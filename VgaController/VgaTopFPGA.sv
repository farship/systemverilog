==> flow/design.v <==
package InstructionSetPkg;
	parameter DataWidth       = 4;
	typedef enum logic [3:0]
	{
		JR    = 4'd0,   
		LOAD  = 4'd1,   
		STORE = 4'd2,   
		MOVE  = 4'd3,   
		NAND  = 4'd4,   
		NOR   = 4'd5,   
		ROL   = 4'd6,   
		ROR   = 4'd7,   
		LIL   = 4'd8,   
		LIU   = 4'd9,   
		ADC   = 4'd10,  
		SUB   = 4'd11,  
		DIV   = 4'd12,  
		MOD   = 4'd13,  
		MUL   = 4'd14,  
		MUH   = 4'd15   
	} eOperation;
	typedef struct packed
	{
		logic Always;
		logic NotZero;
		logic NoCarry;
		logic Overflow;
		logic Parity;
		logic Negative;
		logic Zero;
		logic Carry;
	} sFlags;
	parameter ImmediateWidth     =    DataWidth/3  + DataWidth%3;
	parameter ImmediateMidStart  =    DataWidth/3  + DataWidth%3;
	parameter ImmediateHighStart = 2*(DataWidth/3) + DataWidth%3;
	parameter AddressWidth    = 16;
	parameter RfAddressWidth  =  6;
	parameter MemAddressWidth = 16;
	parameter OffsetWidth     =  9;
	parameter OpCodeStart     = 12;
	parameter OpCodeSize      =  4;
	parameter RegAStart       =  6;
	parameter RegASize        =  6;
	parameter RegBStart       =  0;
	parameter RegBSize        =  6;
	typedef enum {SPECIAL_PC = 63,SPECIAL_FL = 62} eSpecials;
endpackage
module VgaController
(
	input	logic	Clock,    
	input	logic	Reset,    
	output	logic	blank_n,  
	output	logic	sync_n,   
	output	logic	hSync_n,  
	output	logic 	vSync_n,  
	output	logic	[10:0] nextX,  
	output	logic	[ 9:0] nextY   
);
	logic [10:0] hCount;  
	logic [ 9:0] vCount;  
	always_comb begin : Checks
		if ((hCount >= 856) & (hCount < 976)) begin
			hSync_n = 0;  
		end
		else begin
			hSync_n = 1;  
		end
		if ((vCount >= 637) & (vCount < 643)) begin
			vSync_n = 0;  
		end
		else begin
			vSync_n = 1;  
		end
		sync_n = (hSync_n & vSync_n);  
		if ((hCount > 799) | (vCount > 599)) begin
			blank_n = 0;  
		end
		else begin
			blank_n = 1;  
		end
	end
	always_ff @(posedge Clock, posedge Reset) begin : Counts
		if (Reset) begin
			hCount = 0;
			vCount = 0;
		end
		else begin
			if (hCount < 800) begin
				nextX = hCount;  
			end
			else begin
				nextX = 0;  
			end
			if (vCount < 600) begin  
				nextY = vCount;
			end
			else begin
				nextY = 0;  
			end
			if (hCount < 1039) begin  
				hCount ++;
			end
			else begin
				hCount = 0;  
				if (vCount < 665) begin  
					vCount ++;
				end
				else begin
					vCount = 0;  
				end
			end
		end
	end
endmodule
module VgaTopFPGA
(
	input CLOCK_50,
	input [3:0] KEY,
	output logic VGA_CLK,
	output logic VGA_BLANK_N,
	output logic VGA_SYNC_N,
	output logic VGA_HS,
	output logic VGA_VS,
	output logic [ 7:0] VGA_R,
	output logic [ 7:0] VGA_G,
	output logic [ 7:0] VGA_B
);
	assign VGA_CLK = ~CLOCK_50;
	logic [10:0] x;
	logic [ 9:0] y;
	VgaController vgaDisplay
	(
		.Clock(CLOCK_50),
		.Reset(~KEY[0]),
		.blank_n(VGA_BLANK_N),
		.sync_n(VGA_SYNC_N),
		.hSync_n(VGA_HS),
		.vSync_n(VGA_VS),
		.nextX(x),
		.nextY(y)
	);
	always_ff @(posedge CLOCK_50)
	begin
		VGA_R = {4{x[6:5]}};
		VGA_G = {4{y[6:5]}};
		VGA_B = {4{x[4],y[4]}};
	end
endmodule
### From RTL to reports: VgaTopFPGA

The steps from the RTL of VgaTopFPGA to its reports follow in flow order.
Line numbers count from 1 in the design file above.
Library cell names are shortened.
Not given: --

| design | value |
|---|---|
| top module | VgaTopFPGA |
| clock | CLOCK_50 |
| library | sky130hd |
| corner | tt_025C_1v80 |

### Word level

Source: Yosys, flattened and elaborated, memories not mapped. Widths are those after wreduce; folded enables and synchronous resets count as part of the registers. Registers that Yosys merges into a memory's read port (data or address) are not register bits. Print and check cells do not count. Equal cells are merged and count once.

| cells by class | value |
|---|---|
| add/sub/neg operators | 2 |
| bitwise gates (word level) | 5 |
| mux-type cells | 5 |
| order comparisons | 10 |

Operators with widths:

| kind | count |
|---|---|
| < comparator 10 bit (second input constant) | 3 |
| < comparator 11 x 10 -> 1 bit (second input constant) | 2 |
| adder 11 x 1 -> 11 bit (second input constant) | 1 |
| greater-or-equal comparator 11 x 10 -> 1 bit (second input constant) | 1 |
| > comparator 11 x 10 -> 1 bit (second input constant) | 1 |
| < comparator 11 bit (second input constant) | 1 |
| two-way mux 11 bit | 1 |
| adder 10 x 1 -> 10 bit (second input constant) | 1 |
| greater-or-equal comparator 10 bit (second input constant) | 1 |
| > comparator 10 bit (second input constant) | 1 |
| two-way mux 10 bit | 1 |
| AND 1 bit | 3 |
| two-way mux 1 bit | 3 |
| bitwise OR 1 bit | 1 |
| inverter 1 bit | 1 |

| storage and ports | value |
|---|---|
| word-level cells | 29 |
| output and inout bits | 29 |
| register bits after elaboration | 59 |

### Depth

Yosys ltp: most cells in a row. Word level: on the elaborated netlist, between registers, memories and ports. Mapped: between sequential cells and ports; inverters and the memories' decode and read muxes count.

| depth | value |
|---|---|
| depth in word-level cells | 4 |
| ABC_AREA | 0 |
| gate-level depth with buffers | 6 |
| mapped depth without buffers | 6 |

### Mapped cells and area

Source: synth_stat.txt of the flow (Yosys; design flattened, memories mapped). It holds for the ABC_AREA given above (unset counts as 0); a run with the other value may have another netlist.
The area totals of this step are shown rounded.

| mapped netlist | value |
|---|---|
| area of sequential cells | 826 um2 |
| cell count | 187 |
| synthesis area | 1,840 um2 |
| flip-flop cells | 33 |

Cells by type:

| cell type | count |
|---|---|
| dfrtp_1 | 21 |
| edfxtp_1 | 6 |
| buf_4 | 18 |
| dfxtp_1 | 6 |
| o211ai_1 | 9 |
| ha_1 | 5 |
| nand4_1 | 7 |
| nand2_1 | 11 |
| nor2_1 | 11 |
| and2_1 | 6 |
| or3_1 | 6 |
| xor2_1 | 4 |
| inv_1 | 8 |
| nand3_1 | 6 |
| a2111oi_4 | 1 |
| xnor2_1 | 3 |
| a21oi_1 | 5 |
| o21ai_0 | 5 |

Not listed: further types 26, cells in them 49.
The figures by module come from a second, unflattened synthesis with its own total; it is not the netlist above.

| unflattened totals | value |
|---|---|
| cells (unflattened synthesis) | 208 |
| area (unflattened synthesis) | 2,290 um2 |

Rows give one instance, submodules left out.

Modules:

| module | cells | times used | area (um2) | sequential area (um2) |
|---|---|---|---|---|
| VgaController | 182 | 1 | 2,030 | 1,160 |
| VgaTopFPGA | 26 | 1 | 263 | 120 |

Below are 2 stored runs of the flow (Yosys, OpenROAD; platform sky130hd) on VgaTopFPGA, each with its settings and what was measured, unordered. Constraints: input delay and output delay 20% of the set period each, output load 0.01 pF.
"power" is the tool's figure for a default switching activity; nothing was simulated.
The measured numbers are rounded.

#### Flow run 1

| setting | value |
|---|---|
| period_ns | `3.36` |
| CORE_UTILIZATION | `21` |
| SETUP_SLACK_MARGIN | `0.77` |
| PLACE_DENSITY_LB_ADDON | `0.29` |
| CTS_CLUSTER_DIAMETER | `215` |
| CAP_MARGIN | `25` |
| CORE_MARGIN | `2` |
| SLEW_MARGIN | `20` |

| result | value |
|---|---|
| netlist area reported by Yosys | 1,840 um2 |
| worst-case hold slack | 0.334 ns |
| full die area | 9,520 um2 |
| standard-cell area after layout | 2,420 um2 |
| setup TNS | 0.000 ns |
| setup slack of the worst path | 0.602 ns |
| power | 931 uW |

#### Flow run 2

| setting | value |
|---|---|
| period_ns | `1.39` |
| CORE_UTILIZATION | `58` |
| SETUP_SLACK_MARGIN | `0.14` |
| PLACE_DENSITY_LB_ADDON | `0.23` |
| CELL_PAD_IN_SITES_GLOBAL_PLACEMENT | `0` |
| CELL_PAD_IN_SITES_DETAIL_PLACEMENT | `0` |
| CAP_MARGIN | `15` |
| MAX_ROUTING_LAYER | `met5` |
| CORE_MARGIN | `2` |
| SLEW_MARGIN | `20` |

No results, routing failed with DPL-0038.
