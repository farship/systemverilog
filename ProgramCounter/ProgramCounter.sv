==> flow/design.v <==
package InstructionSetPkg;
	parameter DataWidth       = 4;
	typedef enum logic [3:0]
	{
		JR    = 4'd0,   
		LOAD  = 4'd1,   
		STORE = 4'd2,   
		MOVE  = 4'd3,   
		NAND  = 4'd4,   
		NOR   = 4'd5,   
		ROL   = 4'd6,   
		ROR   = 4'd7,   
		LIL   = 4'd8,   
		LIU   = 4'd9,   
		ADC   = 4'd10,  
		SUB   = 4'd11,  
		DIV   = 4'd12,  
		MOD   = 4'd13,  
		MUL   = 4'd14,  
		MUH   = 4'd15   
	} eOperation;
	typedef struct packed
	{
		logic Always;
		logic NotZero;
		logic NoCarry;
		logic Overflow;
		logic Parity;
		logic Negative;
		logic Zero;
		logic Carry;
	} sFlags;
	parameter ImmediateWidth     =    DataWidth/3  + DataWidth%3;
	parameter ImmediateMidStart  =    DataWidth/3  + DataWidth%3;
	parameter ImmediateHighStart = 2*(DataWidth/3) + DataWidth%3;
	parameter AddressWidth    = 16;
	parameter RfAddressWidth  =  6;
	parameter MemAddressWidth = 16;
	parameter OffsetWidth     =  9;
	parameter OpCodeStart     = 12;
	parameter OpCodeSize      =  4;
	parameter RegAStart       =  6;
	parameter RegASize        =  6;
	parameter RegBStart       =  0;
	parameter RegBSize        =  6;
	typedef enum {SPECIAL_PC = 63,SPECIAL_FL = 62} eSpecials;
endpackage
module ProgramCounter 
(
    input Clock, Reset, LoadEnable, OffsetEnable,
    input logic [15:0]LoadValue, 
    input logic [8:0] Offset,
    output logic [15:0]CounterValue  
);
    always_ff @(posedge Clock, posedge Reset) begin
        if (Reset)  
            CounterValue <= 16'b0;
        else if (LoadEnable)  
            CounterValue <= LoadValue;
        else if (OffsetEnable)  
            CounterValue <= CounterValue + Offset;
        else  
            CounterValue <= CounterValue + 16'b1;
    end
endmodule
# Tool chain data of ProgramCounter
# Tool output for the design above, in the order of the flow.
# Lines are those of the file above, counted from 1.
# Library cell names are shortened.
# A cell with - has no value.
# design
top_module	ProgramCounter
clock_port	Clock
cell_library	sky130hd
lib_corner	tt_025C_1v80

# Word level
# Yosys after proc, flatten, opt, wreduce and memory -nomap, before mapping. Enables and synchronous resets that opt folds into registers are not counted as muxes. Memory bits, and registers merged into a memory's read port (data or address), are not among the register bits. Print and check cells are not counted. Equal cells are merged and count once.
# word_totals
reg_bits	16
input_bits	29
output_inout_bits	16
word_cells	5
# classes
addsub	2
mux	2
# op_table
op	n
two-way mux 16 bit	2
adder 16 x 1 -> 16 bit (second input constant)	1
adder 16 x 9 -> 16 bit	1

# Depth
# Longest topological path by Yosys (ltp), each cell counted once; first at word level (registers and memories cut), then after technology mapping (sequential cells cut; the memories' decode and read muxes count).
# logic_depth
depth_word	3
ABC_AREA	0
ltp_mapped	7
mapped_depth_nobuf	7

# Mapped cells and area
# Source: synth_stat.txt of the flow (Yosys; design flattened, memories mapped). It holds for the ABC_AREA given above (unset counts as 0); a run with the other value may have another netlist.
# Totals and module areas in this step are rounded.
# types
cell_type	n	type_area_um2
dfrtp_1	16	400.384
ha_1	9	112.608
and2_1	9	56.304
o21ai_0	11	55.053
nand3_1	10	50.048
a21oi_1	9	45.043
nand2_1	12	45.043
nor3_1	8	40.038
o211ai_1	5	37.536
a22oi_1	4	30.029
xor2_1	3	26.275
nor2b_1	4	25.024
mux2_2	2	22.522
nor2_1	6	22.522
fa_1	1	20.019
o211a_1	2	20.019
inv_1	5	18.768
nand4_1	3	18.768
# Other cell types: 19; their cells: 32.
# synth_totals
cells	151
mapped_area_um2	1290
ffs	16
buf_cells	5

# Worst setup path after synthesis
# OpenSTA on the mapped netlist: ideal clock, no wires. The path of least setup slack (recovery checks aside). Input and output delay are each 20% of the period. Register names are those of the netlist, which keeps one name where synthesis merged equal registers.
# synth_timing
kind	input -> register
from	input port Offset[0]
to	register CounterValue[6]
clock_period_ps	4210
setup_time_ps	135
arrival_ps	2327
slack_ps	1748
path_delay_ps	1620
driving_pins	7
synth_period_reached_ps	2462
# "path_delay_ps" = arrival - input delay + setup time.
# "driving_pins" counts driving pins, that of a launching flip-flop among them; a cell with two outputs on the path counts twice.
# "synth_period_reached_ps" = period - worst setup slack (recovery checks aside). The figure is calculated, with input and output delays left at 20% of the set period.
# The rows between start and end are the longest chain of elaborated cells between them; the timing report does not say that the signal goes this way. Where chains are equally long, one stands for them.
# Each line given opens the expression or statement behind the cell; cells for indexed reads and writes are added by Yosys, which also makes memories of some case tables.
# A register here has more assigning lines than the two given.
# synth_via
path_cell_list	nand2b_1 -> ha_1 -> fa_1 -> a211oi_1 -> o21a_1 -> xor2_1 -> o21ai_0
elab_chain_len	3
cells_between	3
classes_between	add/sub: 1; mux: 2
# synth_lines
item	line	text
start, declared	52	input logic [8:0] Offset,
adder 16 x 9 -> 16 bit	61	CounterValue <= CounterValue + Offset;
two-way mux 16 bit	60	else if (OffsetEnable)
two-way mux 16 bit	58	else if (LoadEnable)
end, assigned	59	CounterValue <= LoadValue;
end, assigned	61
end, declared	53	output logic [15:0]CounterValue

# Path in the finished layout
# From the final timing report of run 1: the path of least setup slack in the routed layout; clock arrival at registers is part of the times.
# The report prints the path's times to 10 ps; the period is as set.
# layout_timing
kind	input -> register
from	input port Offset[3]
to	register CounterValue[13]
clock_period_ps	2300
setup_time_ps	120
arrival_ps	2360
slack_ps	70
driving_pins	7
# The rows between start and end are the longest chain of elaborated cells between them; the timing report does not say that the signal goes this way. Where chains are equally long, one stands for them.
# A register here has more assigning lines than the two given.
# layout_via
path_cell_list	clkdlybuf4s50_1 -> and2_1 -> ha_4 -> o211ai_2 -> o21a_4 -> o311a_1 -> or3_1
elab_chain_len	3
cells_between	3
classes_between	add/sub: 1; mux: 2
# layout_lines
item	line	text
start, declared	52	input logic [8:0] Offset,
adder 16 x 9 -> 16 bit	61	CounterValue <= CounterValue + Offset;
two-way mux 16 bit	60	else if (OffsetEnable)
two-way mux 16 bit	58	else if (LoadEnable)
end, assigned	59	CounterValue <= LoadValue;
end, assigned	61
end, declared	53	output logic [15:0]CounterValue

# Record of 2 stored runs of the RTL-to-layout flow on ProgramCounter, platform sky130hd. The runs are unordered. Constraints: input delay and output delay 20% of the set period each, output load 0.01 pF.
# "period_less_ws_ps" means the clock period less the worst setup slack. The figure is calculated, with input and output delays left at 20% of the set period.
# "timing.worst_path_ps" means the part of the period allowed to the worst setup path (the constraints hold back 20% at inputs and 20% at outputs) less its slack; where the path has registers, the arrival times of their clocks count too.
# "totalPower_uw" is the tool's figure for a default switching activity; nothing was simulated.
# "timing.worst_path_ps" is given in steps of 10 ps.
# Results are given in rounded form.
# A setting shown as -- is not set for that run.
# A result given as -- is not shown for that run.
run name	period_ns	CORE_UTILIZATION	PLACE_DENSITY	CORE_MARGIN	GPL_TIMING_DRIVEN	GPL_ROUTABILITY_DRIVEN	CTS_CLUSTER_SIZE	CTS_CLUSTER_DIAMETER	CAP_MARGIN	SLEW_MARGIN	SETUP_SLACK_MARGIN	CELL_PAD_IN_SITES_DETAIL_PLACEMENT	ABC_AREA	MIN_ROUTING_LAYER	timing.worst_path_ps	worst_path_kind	layout_stdcell_area_um2	fin_util_frac	totalPower_uw	worst_hold_slack_ps	tns_ps	period_less_ws_ps	design.die.area_um2	timing.setup.ws_ps	synthArea_um2
run 1	2.3	22	0.51	10	1	1	66	223	20	20	--	--	--	--	1770	input -> register	2140	0.382	1550	602	0	2230	9330	70	1290
run 2	4.14	53	0.36	2	--	--	--	--	20	20	0.93	1	1	met1	--	--	--	--	--	--	--	--	--	--	--
# Run 2: no results, placement failed with DPL-0033
